==> flow/design.v <==
module per2axi_busy_unit
(
   input  logic clk_i,
   input  logic rst_ni,
   input  logic aw_sync_i,
   input  logic b_sync_i,
   input  logic ar_sync_i,
   input  logic r_sync_i,
   output logic busy_o
);
   logic [3:0]   s_aw_trans_count;
   logic [3:0]   s_ar_trans_count;
   always_ff @ (posedge clk_i, negedge rst_ni)
     begin
        if(rst_ni == 1'b0)
          s_aw_trans_count <= '0;
        else
          if ( aw_sync_i == 1'b1 && b_sync_i == 1'b0 )
            s_aw_trans_count <= s_aw_trans_count+1;
          else
            if ( aw_sync_i == 1'b0 && b_sync_i == 1'b1 )
              s_aw_trans_count <= s_aw_trans_count-1;
            else
              s_aw_trans_count <= s_aw_trans_count;
     end
   always_ff @ (posedge clk_i, negedge rst_ni)
     begin
        if(rst_ni == 1'b0)
          s_ar_trans_count <= '0;
        else
          if ( ar_sync_i == 1'b1 && r_sync_i == 1'b0 )
            s_ar_trans_count <= s_ar_trans_count+1;
          else
            if ( ar_sync_i == 1'b0 && r_sync_i == 1'b1 )
              s_ar_trans_count <= s_ar_trans_count-1;
            else
              s_ar_trans_count <= s_ar_trans_count;
     end
   always_comb
     begin
        if ( s_ar_trans_count == 0 && s_aw_trans_count == 0 )
          busy_o = 1'b0;
        else
          busy_o = 1'b1;
     end
endmodule
== Step by step through the tools: per2axi_busy_unit ==
The steps from the RTL of per2axi_busy_unit to its reports follow in flow order.
Lines are those of the file above, counted from 1.
Operators: Yosys type, input widths -> output width; for muxes data width and select width s.
Library cell names are shortened.
A cell with -- has no value.

* Top: per2axi_busy_unit
* Clock: clk_i
* Library: sky130hd
* Library corner: tt_025C_1v80

== Word level ==
Source: Yosys, flattened and elaborated, memories not mapped. Widths are those after wreduce. Registers that Yosys merges into a memory's read port (data or address) are not register bits. Print and check cells do not count. Equal cells are merged and count once.

* Add/sub/neg operators: 4
* Multipliers: 0
* Divide/modulo/power cells: 0
* Magnitude comparators: 0
* Equal/unequal tests: 0
* Shift-type cells: 0
* Muxes and demuxes: 5
* Bitwise logic cells: 4
* Reductions and logical operators: 9

{| class="wikitable"
|+ Operator list
! kind !! number
|-
| $mux 4 || 4
|-
| $add 4x1->4 const B || 2
|-
| $sub 4x1->4 const B || 2
|-
| $logic_not 4->1 || 2
|-
| $logic_and 1x1->1 || 5
|-
| $not 1->1 || 4
|-
| $reduce_bool 2->1 || 2
|-
| $mux 1 || 1
|}

* Flip-flop bits (word level): 8
* Bits in latches: 0
* Memory bits (writable): 0
* Memory bits (read-only): 0
* Word width x clocked read ports: 0
* Memories kept: 0
* Input port bits: 6
* Output and inout port bits: 1
* Word-level cells: 24

== Depth ==
Depth = most cells in a row (Yosys ltp): at word level without a register or memory, in the mapped netlist without a sequential cell, where the memories' decode and read muxes count.

* Depth after elaboration: 4
* ABC_AREA: 0
* Mapped depth: 7
* Depth with buffers taken out: 7

== Synthesis result ==
The flow's flattened synthesis, as Yosys stat reports it; memories are mapped. The netlist is that of the ABC_AREA named above (0 if unset); the other value can give another one.

* Cell count: 61
* Synthesis area: 631.9 µm²
* Sequential area: 200.2 µm²
* Flip-flops: 8

{| class="wikitable"
|+ Cells by type
! type !! number
|-
| dfrtp_1 || 8
|-
| ha_1 || 6
|-
| o211ai_2 || 4
|-
| fa_1 || 2
|-
| xnor2_1 || 4
|-
| a2111o_1 || 2
|-
| mux2_2 || 2
|-
| or4_4 || 2
|-
| a21oi_1 || 4
|-
| mux2i_1 || 2
|-
| nand3_1 || 4
|-
| nand2_1 || 5
|-
| inv_1 || 4
|-
| nand3b_1 || 2
|-
| nor4_1 || 2
|-
| or3_1 || 2
|-
| buf_2 || 2
|-
| nor3_1 || 2
|-
| o21ai_0 || 2
|}

== Path before layout ==
Source: OpenSTA report_checks on the synthesized netlist (no wires, ideal clock, input and output delay 20% of the period each), path of least setup slack; recovery checks are left aside. Register names are those of the netlist, which keeps one name where synthesis merged equal registers.

* Path type: input to register
* Start: input port r_sync_i
* End: register s_ar_trans_count[3]
* Clock period: 2500 ps
* Input delay: 500 ps
* Library setup time: 129 ps
* Launch time at the first pin: 500 ps
* Arrival time: 1885 ps
* Setup slack: 486 ps
* Delay of the path: 1514 ps
* Stages: 7
* Synthesis period reached: 2014 ps

"delay of the path" = arrival - input delay + setup time.
"stages" counts driving pins, that of a launching flip-flop among them; a cell with two outputs on the path counts twice.
"synthesis period reached" = period - worst setup slack (recovery checks aside). The figure is calculated, with input and output delays left at 20% of the set period.
The rows between start and end are the longest chain of elaborated cells between them; the timing report does not say that the signal goes this way. Where chains are equally long, one stands for them.
A line is the first line of the expression or statement that the cell stems from. Yosys adds cells for indexed reads and writes and turns some case tables into memories.
A register here has more assigning lines than the two given.

* Cells stage by stage: inv_1 > ha_1 > inv_1 > ha_1 > or4_4 > o211ai_2 > o211ai_2
* Cells in the longest elaborated chain: 3
* Elaborated cells between the ends (all ways): 6
* Source lines of those cells: 2
* Those cells by class: mux: 2; logic: 1; reduce/logical: 3

{| class="wikitable"
|+ Ends and longest elaborated chain, after synthesis
! item !! RTL line !! source
|-
| from (decl) || 8 || <nowiki>input  logic r_sync_i,</nowiki>
|-
| $logic_and 1x1->1 || 34 || <nowiki>if ( ar_sync_i == 1'b0 && r_sync_i == 1'b1 )</nowiki>
|-
| $mux 4 || 34 ||
|-
| $mux 4 || 31 || <nowiki>if ( ar_sync_i == 1'b1 && r_sync_i == 1'b0 )</nowiki>
|-
| to (assign) || 32 || <nowiki>s_ar_trans_count <= s_ar_trans_count+1;</nowiki>
|-
| to (assign) || 35 || <nowiki>s_ar_trans_count <= s_ar_trans_count-1;</nowiki>
|-
| to (decl) || 12 || <nowiki>logic [3:0]   s_ar_trans_count;</nowiki>
|}

== Path in the finished layout ==
Path of least setup slack in the final report of flow run A (OpenROAD, finished layout, wires in). Where an end is a register, its clock arrival counts in the times.
The report prints the path's times to 10 ps; the period is as set.

* Path type: input to register
* Start: input port r_sync_i
* End: register s_ar_trans_count[3]
* Clock period: 2030 ps
* Input delay: 410 ps
* Library setup time: 120 ps
* Launch time at the first pin: 410 ps
* Arrival time: 2070 ps
* Setup slack: 90 ps
* Stages: 8

The rows between start and end are the longest chain of elaborated cells between them; the timing report does not say that the signal goes this way. Where chains are equally long, one stands for them.
A register here has more assigning lines than the two given.

* Cells stage by stage: clkdlybuf4s50_1 > inv_1 > ha_1 > inv_2 > ha_4 > or4_4 > o211ai_2 > o211ai_2
* Cells in the longest elaborated chain: 3
* Elaborated cells between the ends (all ways): 6
* Source lines of those cells: 2
* Those cells by class: mux: 2; logic: 1; reduce/logical: 3

{| class="wikitable"
|+ Ends and longest elaborated chain, post-layout
! item !! RTL line !! source
|-
| from (decl) || 8 || <nowiki>input  logic r_sync_i,</nowiki>
|-
| $logic_and 1x1->1 || 34 || <nowiki>if ( ar_sync_i == 1'b0 && r_sync_i == 1'b1 )</nowiki>
|-
| $mux 4 || 34 ||
|-
| $mux 4 || 31 || <nowiki>if ( ar_sync_i == 1'b1 && r_sync_i == 1'b0 )</nowiki>
|-
| to (assign) || 32 || <nowiki>s_ar_trans_count <= s_ar_trans_count+1;</nowiki>
|-
| to (assign) || 35 || <nowiki>s_ar_trans_count <= s_ar_trans_count-1;</nowiki>
|-
| to (decl) || 12 || <nowiki>logic [3:0]   s_ar_trans_count;</nowiki>
|}

Ticket comment

Measured results for per2axi_busy_unit: 2 stored runs of the Yosys and OpenROAD flow on sky130hd. The settings differ; the order carries no meaning. The constraints put input and output delay at 20% of the set period each and load the outputs with 0.01 pF.
"period achieved": clock period set for the run, less the worst setup slack. It is reckoned from that one timing run; input and output delays stay at 20% of the period that was set.
"critical path time" means the part of the period allowed to the worst setup path (the constraints hold back 20% at inputs and 20% at outputs) less its slack; where the path has registers, the arrival times of their clocks count too.
"power consumption": no workload was simulated; the value follows from the tool's default switching activity.
"critical path time" is given in steps of 10 ps.

=== Flow run A ===
{| class="wikitable"
! Setting !! Value
|-
| period_ns || 2.03
|-
| CORE_UTILIZATION || 23
|-
| PLACE_DENSITY_LB_ADDON || 0.03
|-
| HOLD_SLACK_MARGIN || -0.07
|-
| CELL_PAD_IN_SITES_GLOBAL_PLACEMENT || 0
|-
| CELL_PAD_IN_SITES_DETAIL_PLACEMENT || 1
|-
| ABC_AREA || 0
|-
| CAP_MARGIN || 10
|-
| MAX_ROUTING_LAYER || met5
|-
| CORE_MARGIN || 2
|-
| SLEW_MARGIN || 20
|-
! Result !! Value
|-
| Period achieved || 1941 ps
|-
| Setup slack of the worst path || 89 ps
|-
| Setup TNS || 0 ps
|-
| Yosys chip area after synthesis || 631.9 µm²
|-
| Utilization of the finished layout || 32.8 %
|-
| Critical path time || 1540 ps
|-
| Critical path kind || input to register
|-
| Area of the standard cells in the finished layout || 882.1 µm²
|-
| Area of the die || 3182.7 µm²
|-
| Power consumption || 1129 uW
|}

=== Flow run B ===
{| class="wikitable"
! Setting !! Value
|-
| period_ns || 2.13
|-
| CORE_UTILIZATION || 33
|-
| SETUP_SLACK_MARGIN || 0.25
|-
| PLACE_DENSITY_LB_ADDON || 0.29
|-
| TNS_END_PERCENT || 10
|-
| GPL_ROUTABILITY_DRIVEN || 1
|-
| CTS_CLUSTER_SIZE || 45
|-
| MIN_ROUTING_LAYER || met1
|-
| MAX_ROUTING_LAYER || met4
|-
| CAP_MARGIN || 20
|-
| CORE_MARGIN || 2
|-
| SLEW_MARGIN || 20
|-
! Result !! Value
|-
| Utilization of the finished layout || 51.4 %
|-
| Period achieved || 1898 ps
|-
| Setup slack of the worst path || 232 ps
|-
| Setup TNS || 0 ps
|-
| Power consumption || 1081 uW
|-
| Yosys chip area after synthesis || 631.9 µm²
|-
| Area of the die || 2280.5 µm²
|-
| Critical path time || 1470 ps
|-
| Critical path kind || input to register
|-
| Area of the standard cells in the finished layout || 907.1 µm²
|}
