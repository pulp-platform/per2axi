==> flow/design.v <==
module per2axi_res_channel
#(
   parameter PER_ADDR_WIDTH = 32,
   parameter PER_ID_WIDTH   = 5,
   parameter AXI_ADDR_WIDTH = 32,
   parameter AXI_DATA_WIDTH = 64,
   parameter AXI_USER_WIDTH = 6,
   parameter AXI_ID_WIDTH   = 3
)
(
   input  logic                      clk_i,
   input  logic                      rst_ni,
   output logic                      per_slave_r_valid_o,
   output logic                      per_slave_r_opc_o,
   output logic [PER_ID_WIDTH-1:0]   per_slave_r_id_o,
   output logic [31:0]               per_slave_r_rdata_o,
   input  logic                      axi_master_r_valid_i,
   input  logic [AXI_DATA_WIDTH-1:0] axi_master_r_data_i,
   input  logic [1:0]                axi_master_r_resp_i,
   input  logic                      axi_master_r_last_i,
   input  logic [AXI_ID_WIDTH-1:0]   axi_master_r_id_i,
   input  logic [AXI_USER_WIDTH-1:0] axi_master_r_user_i,
   output logic                      axi_master_r_ready_o,
   input  logic                      axi_master_b_valid_i,
   input  logic [1:0]                axi_master_b_resp_i,
   input  logic [AXI_ID_WIDTH-1:0]   axi_master_b_id_i,
   input  logic [AXI_USER_WIDTH-1:0] axi_master_b_user_i,
   output logic                      axi_master_b_ready_o,
   input logic                       trans_req_i,
   input logic [AXI_ID_WIDTH-1:0]    trans_id_i,
   input logic [AXI_ADDR_WIDTH-1:0]  trans_add_i
);
   logic [31:0]                       s_per_slave_r_data;
   logic [PER_ID_WIDTH-1:0]           s_read_add_buf;
   always_comb
   begin
        per_slave_r_valid_o  = '0;
        per_slave_r_opc_o    = '0;
        per_slave_r_id_o     = '0;
        per_slave_r_rdata_o  = '0;
        axi_master_r_ready_o = '1;
        axi_master_b_ready_o = '1;
        if ( axi_master_r_valid_i == 1'b1 )
        begin
             per_slave_r_valid_o  = 1'b1;
             per_slave_r_id_o[axi_master_r_id_i] = 1'b1;
             per_slave_r_rdata_o  = s_per_slave_r_data;
             axi_master_b_ready_o = 1'b0;
        end
        else
            if ( axi_master_b_valid_i == 1'b1 )
            begin
               per_slave_r_valid_o                 = 1'b1;
               per_slave_r_id_o[axi_master_b_id_i] = 1'b1;
               axi_master_r_ready_o                = 1'b0;
            end
   end
   always_ff @ (posedge clk_i, negedge rst_ni)
   begin
      if(rst_ni == 1'b0)
      begin
         s_read_add_buf <= '0;
      end
      else
      begin
          if(trans_req_i == 1'b1)
          begin
             s_read_add_buf[trans_id_i] <= trans_add_i[2];
          end
      end
   end
   always_comb
   begin
        if ( s_read_add_buf[axi_master_r_id_i] == 1'b0 )
        begin
             s_per_slave_r_data = axi_master_r_data_i[31:0];
        end
        else
        begin
             s_per_slave_r_data = axi_master_r_data_i[63:32];
        end
   end
endmodule
Reports on per2axi_res_channel
What the tools print for per2axi_res_channel, step after step.
Lines are those of the file above, counted from 1.
Operators: Yosys type, input widths -> output width; for muxes data width and select width s.
{ "inputs": {"top_module": "per2axi_res_channel", "clock_port": "clk_i", "lib": "sky130hd", "corner": "tt_025C_1v80"} }

Word level
Counts by Yosys on the flattened word-level netlist (proc, flatten, opt, wreduce; memories kept). Register bits leave out memories and registers merged into their read ports (data or address); mux counts leave out enables and synchronous resets folded into registers. Print and check cells are left out. Cells with the same type and inputs are merged into one.
{ "bits": {"ff_bits": 5} }
{ "op_classes": {"n_addsub": 3, "n_shift": 5, "muxes": 9, "bitwise": 3} }
{ "op_table": {"columns": ["cell", "count"], "rows": [
  ["$mux 32", 2],
  ["$shift 1x4->5 const A", 3],
  ["$neg 3->4", 3],
  ["$mux 5", 2],
  ["$shift 1x4->5", 1],
  ["$shiftx 5x3->1", 1],
  ["$and 5x5->5", 1],
  ["$or 5x5->5", 1],
  ["$not 5->5", 1],
  ["$mux 1", 5]
]} }

Depth
Yosys ltp: most cells in a row. Word level: on the elaborated netlist, between registers, memories and ports. Mapped: between sequential cells and ports; inverters and the memories' decode and read muxes count.
{ "depth": {"depth_word": 5, "abc_area": 0, "ltp_mapped": 6} }

Netlist
Yosys stat after the flow's synthesis: flattened, memories mapped to cells. It holds for the ABC_AREA given above (unset counts as 0); a run with the other value may have another netlist.
{ "types": {"columns": ["cell_type", "count"], "rows": [
  ["sky130_fd_sc_hd__mux2i_1", 34],
  ["sky130_fd_sc_hd__nand2_1", 70],
  ["sky130_fd_sc_hd__dfrtp_1", 5],
  ["sky130_fd_sc_hd__ha_1", 10],
  ["sky130_fd_sc_hd__buf_6", 4],
  ["sky130_fd_sc_hd__dlygate4sd1_1", 5],
  ["sky130_fd_sc_hd__mux2_2", 3],
  ["sky130_fd_sc_hd__inv_1", 8],
  ["sky130_fd_sc_hd__a22o_1", 2],
  ["sky130_fd_sc_hd__o2bb2ai_1", 2],
  ["sky130_fd_sc_hd__a21oi_1", 3],
  ["sky130_fd_sc_hd__nand3b_1", 2],
  ["sky130_fd_sc_hd__nor2_1", 4],
  ["sky130_fd_sc_hd__nor3_1", 3],
  ["sky130_fd_sc_hd__o21a_1", 2],
  ["sky130_fd_sc_hd__and2_1", 2],
  ["sky130_fd_sc_hd__dlymetal6s2s_1", 1],
  ["sky130_fd_sc_hd__nand2b_1", 2]
]} }
Other cell types: 13; their cells: 14.
{ "mapped": {"cell_count": 176, "synth_area_um2": 1248.7, "seqArea_um2": 125.1, "ffs": 5} }

Timing after synthesis
Path of least setup slack by OpenSTA after synthesis, without wires, with an ideal clock, recovery checks aside; 20% of the period is set as input and as output delay. Where synthesis merged equal registers, the netlist keeps one of their names.
{ "synth_path": {"path_kind": "input port to output port", "from": "input port axi_master_r_id_i[0]", "to": "output port per_slave_r_rdata_o[10]", "clock_period_ns": 2.03, "in_delay_ns": 0.406, "out_delay_ns": 0.406, "launch_ns": 0.406, "t_arrival_ns": 1.428, "path_slack_ns": 0.196, "delay_ns": 1.022, "path_stages": 5, "n_path_buf": 1, "period_less_setup_slack_ns": 1.834} }
"delay_ns" is the arrival time less input delay plus setup time.
At an output port there is no setup time.
"path_stages" counts driving pins, that of a launching flip-flop among them; a cell with two outputs on the path counts twice.
"period_less_setup_slack_ns" is the clock period less the worst setup slack; recovery checks do not enter. This is arithmetic on one report: input and output delays are still those of the set period (20% each).
The rows between start and end are the longest chain of elaborated cells between them; the timing report does not say that the signal goes this way. Where chains are equally long, one stands for them.
A line is the first line of the expression or statement that the cell stems from. Yosys adds cells for indexed reads and writes and turns some case tables into memories.
{ "synth_via": {"path_cell_list": "sky130_fd_sc_hd__mux2i_1 -> sky130_fd_sc_hd__o21ai_1 -> sky130_fd_sc_hd__a21oi_2 -> sky130_fd_sc_hd__buf_6 -> sky130_fd_sc_hd__mux2i_1", "elab_chain_len": 3} }
{ "synth_rtl": {"columns": ["item", "line", "rtl"], "rows": [
  ["from (decl)", 21, "input  logic [AXI_ID_WIDTH-1:0]   axi_master_r_id_i,"],
  ["$shiftx 5x3->1", 74, "if ( s_read_add_buf[axi_master_r_id_i] == 1'b0 )"],
  ["$mux 32", 74, null],
  ["$mux 32", 43, "if ( axi_master_r_valid_i == 1'b1 )"],
  ["to (decl)", 16, "output logic [31:0]               per_slave_r_rdata_o,"]
]} }

Worst path after layout
From the final timing report of stored run 2: the path of least setup slack in the routed layout; clock arrival at registers is part of the times.
{ "layout_path": {"path_kind": "input port to output port", "from": "input port axi_master_r_id_i[2]", "to": "output port per_slave_r_rdata_o[19]", "clock_period_ns": 2.72, "in_delay_ns": 0.54, "out_delay_ns": 0.54, "launch_ns": 0.54, "t_arrival_ns": 2.09, "path_slack_ns": 0.09, "path_stages": 8, "n_path_buf": 4} }
The rows between start and end are the longest chain of elaborated cells between them; the timing report does not say that the signal goes this way. Where chains are equally long, one stands for them.
{ "layout_via": {"path_cell_list": "sky130_fd_sc_hd__dlygate4sd2_1 -> sky130_fd_sc_hd__nand3b_1 -> sky130_fd_sc_hd__o21ai_1 -> sky130_fd_sc_hd__a21oi_4 -> sky130_fd_sc_hd__buf_4 -> sky130_fd_sc_hd__buf_12 -> sky130_fd_sc_hd__mux2i_1 -> sky130_fd_sc_hd__dlygate4sd2_1", "elab_chain_len": 3} }
{ "layout_rtl": {"columns": ["item", "line", "rtl"], "rows": [
  ["from (decl)", 21, "input  logic [AXI_ID_WIDTH-1:0]   axi_master_r_id_i,"],
  ["$shiftx 5x3->1", 74, "if ( s_read_add_buf[axi_master_r_id_i] == 1'b0 )"],
  ["$mux 32", 74, null],
  ["$mux 32", 43, "if ( axi_master_r_valid_i == 1'b1 )"],
  ["to (decl)", 16, "output logic [31:0]               per_slave_r_rdata_o,"]
]} }

Appendix: measured runs

Flow measurements of per2axi_res_channel on sky130hd: 2 stored runs with different settings, listed in no order. Input and output delays are each 20% of the period that was set; the output load is 0.01 pF.
"clock period reached" means the clock period less the worst setup slack. The figure is calculated, with input and output delays left at 20% of the set period.
"critical setup path time" means the part of the period allowed to the worst setup path (the constraints hold back 20% at inputs and 20% at outputs) less its slack; where the path has registers, the arrival times of their clocks count too.
"total power of the final layout" is the tool's figure for a default switching activity; nothing was simulated.

==> stored run 1: settings <==
{ "period_ns": 1.57, "CORE_UTILIZATION": 32, "SETUP_SLACK_MARGIN": -0.13, "PLACE_DENSITY_LB_ADDON": 0.11, "CORE_ASPECT_RATIO": 1.35, "CORE_MARGIN": 8, "CELL_PAD_IN_SITES_DETAIL_PLACEMENT": 2, "GPL_ROUTABILITY_DRIVEN": 1, "CTS_CLUSTER_SIZE": 68, "CAP_MARGIN": 20, "MAX_ROUTING_LAYER": "met5", "SLEW_MARGIN": 20 }
==> stored run 1: results <==
not finished: placement ended with error DPL-0033

==> stored run 2: settings <==
{ "period_ns": 2.72, "CORE_UTILIZATION": 39, "PLACE_DENSITY": 0.63, "HOLD_SLACK_MARGIN": 0.07, "CORE_MARGIN": 2, "CELL_PAD_IN_SITES_GLOBAL_PLACEMENT": 0, "ABC_AREA": 0, "SLEW_MARGIN": 5, "MIN_ROUTING_LAYER": "met2", "MAX_ROUTING_LAYER": "met4", "CAP_MARGIN": 20 }
==> stored run 2: results <==
clock period reached: 2.633 ns
total power of the final layout: 0.6747 mW
Yosys chip area after synthesis: 1248.7 sq um
critical setup path time: 1.55 ns
worst setup path type: input port to output port
full die area: 3670.5 sq um
utilization after routing: 0.831
worst slack on setup checks: 0.087 ns
